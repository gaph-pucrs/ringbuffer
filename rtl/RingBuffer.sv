==> flow/design.v <==
module RingBuffer
#(
    parameter DATA_SIZE = 32,
    parameter BUFFER_SIZE = 8    
)
(
    input  logic                     clk_i,
    input  logic                     rst_ni,
    input  logic                     buf_rst_i,
    input  logic                     rx_i,
    output logic                     rx_ack_o,
    input  logic [(DATA_SIZE - 1):0] data_i,
    output logic                     tx_o,
    input  logic                     tx_ack_i,
    output logic [(DATA_SIZE - 1):0] data_o
);
    logic full;
    logic empty;
    logic [($clog2(BUFFER_SIZE) - 1):0] head;
    logic [($clog2(BUFFER_SIZE) - 1):0] tail;
    logic [($clog2(BUFFER_SIZE) - 1):0] next_head;
    logic [($clog2(BUFFER_SIZE) - 1):0] next_tail;
    logic [(DATA_SIZE - 1):0]           buffer [(BUFFER_SIZE - 1):0];
    assign rx_ack_o = !full;
    assign tx_o     = !empty;
    assign data_o   = buffer[tail];
    assign next_head = head + 1'b1;
    assign next_tail = tail + 1'b1;
    logic can_receive;
    assign can_receive = rx_i && !full;
    logic can_send;
    assign can_send = tx_ack_i && !empty;
    always_ff @(posedge clk_i or negedge rst_ni) begin
        if (!rst_ni)
            ;
        else if (can_receive)
            buffer[head] <= data_i;
    end
    always_ff @(posedge clk_i or negedge rst_ni) begin
        if (!rst_ni) begin
            head <= '0;
        end
        else begin
            if (buf_rst_i)
                head <= '0;
            else if (can_receive)
                head <= next_head;
        end
    end
    always_ff @(posedge clk_i or negedge rst_ni) begin
        if (!rst_ni) begin
            tail <= '0;
        end
        else begin
            if (buf_rst_i)
                tail <= '0;
            else if (can_send)
                tail <= next_tail;
        end
    end
    always_ff @(posedge clk_i or negedge rst_ni) begin
        if (!rst_ni) begin
            full  <= 1'b0;
            empty <= 1'b1;
        end
        else begin
            if (buf_rst_i) begin
                full  <= 1'b0;
                empty <= 1'b1;
            end
            else begin
                if (can_receive) begin
                    if (!can_send)
                        full <= next_head == tail;
                    empty <= 1'b0;
                end
                if (can_send) begin
                    if (!can_receive)
                        empty <= next_tail == head;
                    full <= 1'b0;
                end
            end
        end
    end
endmodule
# From RTL to reports: RingBuffer

The steps from the RTL of RingBuffer to its reports follow in flow order.
Line numbers count from 1 in the design file above.
Library cell names are shortened.
Not given: n/a

Design top: RingBuffer
Clock: clk_i
Library: sky130hd
Timing corner: tt_025C_1v80

# Elaborated design

Counts by Yosys on the flattened word-level netlist (proc, flatten, opt, wreduce). Print and check cells are left out. Cells with the same type and inputs are merged into one.

$add $sub $neg: 2
Equality and inequality tests: 16
Muxes and demuxes: 12
Reductions and logical operators: 17

Operators with widths:

| cell                                   | count |
| parallel mux 32 bit (select 8 bit)     | 1 |
| == test 3 bit with constant B          | 8 |
| AND reduction 3 bit                    | 8 |
| == test 3 x 2 -> 1 bit with constant B | 4 |
| 2-to-1 mux 3 bit                       | 4 |
| 2-to-1 mux 1 bit                       | 7 |
| adder 3 x 1 -> 3 bit with constant B   | 2 |
| == test 3 x 1 -> 1 bit with constant B | 2 |
| == test 3 bit                          | 2 |
| logical NOT 3 bit                      | 2 |
| nonzero test 2 bit                     | 2 |
| nonzero test 3 bit                     | 1 |
| logical AND 1 bit                      | 2 |
| logical NOT 1 bit                      | 2 |

Bits in registers: 264
Bits of input ports: 37
Output and inout bits: 34
Word-level cells: 59

# Logic depth

Longest topological path by Yosys (ltp), each cell counted once; first at word level (registers and memories cut), then after technology mapping (sequential cells cut; the memories' decode and read muxes count).

Word-level depth: 6
ABC_AREA: 0
Mapped depth: 12
Depth with buffers taken out: 5

# Mapped cells and area

Yosys stat after the flow's synthesis: flattened, memories mapped to cells. It holds for the ABC_AREA given above (unset counts as 0); a run with the other value may have another netlist.

Cell types:

| cell     | count |
| edfxtp_1 | 256 |
| a22o_1   | 55 |
| mux2_2   | 22 |
| a31oi_1  | 33 |
| a221oi_1 | 22 |
| dfrtp_1  | 7 |
| nor3_1   | 33 |
| ha_1     | 12 |
| clkbuf_1 | 37 |
| a221o_1  | 10 |
| a222oi_1 | 9 |
| nand2_1  | 22 |
| and3_1   | 8 |
| o21ai_0  | 10 |
| buf_6    | 4 |
| xnor2_1  | 4 |
| inv_1    | 8 |
| dfstp_2  | 1 |

Not listed: further types 12, cells in them 27.

Cells in the netlist: 580
Synthesis area: 10124.7 µm²
Flip-flop cells: 264

# Worst setup path after synthesis

OpenSTA on the mapped netlist: ideal clock, no wires. The path of least setup slack (recovery checks aside). Input and output delay are each 20% of the period. Register names are those of the netlist, which keeps one name where synthesis merged equal registers.

Path type: reg2out
Start point: reg tail[2]
End point: out data_o[0]
Clock period: 4.15 ns
External output delay: 0.830 ns
Launch time at the first pin: 0.000 ns
Data arrival time: 2.598 ns
Data required time: 3.320 ns
Path slack: 0.722 ns
Delay of the path: 2.598 ns
Stages: 13
Synthesis period reached: 3.428 ns

"delay of the path" is the arrival time less input delay plus setup time.
At an output port there is no setup time.
"stages" counts driving pins, that of a launching flip-flop among them; a cell with two outputs on the path counts twice.
"synthesis period reached" = period - worst setup slack (recovery checks aside). The figure is calculated, with input and output delays left at 20% of the set period.
The rows between start and end are the longest chain of elaborated cells between them; the timing report does not say that the signal goes this way. Where chains are equally long, one stands for them.
A line is the first line of the expression or statement that the cell stems from. Yosys adds cells for indexed reads and writes and turns some case tables into memories.
A register here has more assigning lines than the two given.

Cells stage by stage: dfrtp_1 -> clkbuf_1 -> clkbuf_1 -> inv_1 -> clkbuf_1 -> ha_1 -> clkbuf_1 -> or4_1 -> buf_2 -> or2_1 -> buf_6 -> buf_6 -> a31oi_1
Cells in the longest elaborated chain: 2

RTL lines, path post-synthesis:

| item                               | RTL line | RTL |
| start, declared                    | 20       | `logic [($clog2(BUFFER_SIZE) - 1):0] tail;` |
| start, assigned                    | 52       | `tail <= '0;` |
| start, assigned                    | 58       | `tail <= next_tail;` |
| == test 3 bit                      | 26       | `assign data_o   = buffer[tail];` |
| parallel mux 32 bit (select 8 bit) | 26       |  |
| end, declared                      | 15       | `output logic [(DATA_SIZE - 1):0] data_o` |

# Worst path after layout

Path of least setup slack in the final report of run 2 (OpenROAD, finished layout, wires in). Where an end is a register, its clock arrival counts in the times.

Path type: reg2out
Start point: reg tail[0]
End point: out data_o[30]
Clock period: 3.76 ns
External output delay: 0.75 ns
Launch time at the first pin: 0.52 ns
Data arrival time: 2.91 ns
Data required time: 3.01 ns
Path slack: 0.10 ns
Stages: 8

The rows between start and end are the longest chain of elaborated cells between them; the timing report does not say that the signal goes this way. Where chains are equally long, one stands for them.
A register here has more assigning lines than the two given.

Cells stage by stage: dfrtp_2 -> ha_1 -> ha_1 -> or4_1 -> buf_4 -> nor3_1 -> a31oi_2 -> dlygate4sd2_1
Cells in the longest elaborated chain: 2

RTL lines, path post-layout:

| item                               | RTL line | RTL |
| start, declared                    | 20       | `logic [($clog2(BUFFER_SIZE) - 1):0] tail;` |
| start, assigned                    | 52       | `tail <= '0;` |
| start, assigned                    | 58       | `tail <= next_tail;` |
| == test 3 bit                      | 26       | `assign data_o   = buffer[tail];` |
| parallel mux 32 bit (select 8 bit) | 26       |  |
| end, declared                      | 15       | `output logic [(DATA_SIZE - 1):0] data_o` |

==> runs of RingBuffer <==
2 stored runs of RingBuffer in the flow (synthesis by Yosys, layout by OpenROAD, sky130hd cells), in arbitrary order. Constraints: input delay and output delay 20% of the set period each, output load 0.01 pF.
"achieved clock period": clock period set for the run, less the worst setup slack. It is reckoned from that one timing run; input and output delays stay at 20% of the period that was set.
A setting shown as . is not set for that run.
Results: . = not shown.

| name                                         | run 1 | run 2   |
| period_ns                                    | 5.14  | 3.76    |
| CORE_UTILIZATION                             | 56    | 59      |
| SETUP_SLACK_MARGIN                           | -0.02 | .       |
| PLACE_DENSITY_LB_ADDON                       | 0.02  | .       |
| HOLD_SLACK_MARGIN                            | 0.15  | .       |
| CORE_MARGIN                                  | 6     | 2       |
| CELL_PAD_IN_SITES_DETAIL_PLACEMENT           | 2     | .       |
| GPL_ROUTABILITY_DRIVEN                       | 1     | .       |
| CTS_CLUSTER_SIZE                             | 70    | .       |
| CAP_MARGIN                                   | 20    | 20      |
| SLEW_MARGIN                                  | 20    | 20      |
| setup slack of the worst path (ns)           | .     | 0.096   |
| full die area (µm²)                          | .     | 18225.0 |
| standard-cell area of the final layout (µm²) | .     | 12031.5 |
| achieved clock period (ns)                   | .     | 3.664   |
| synthesized cell area (µm²)                  | .     | 10124.7 |
| sum of negative setup slack (ns)             | .     | 0.000   |

Run 1: did not finish, placement stopped with DPL-0033
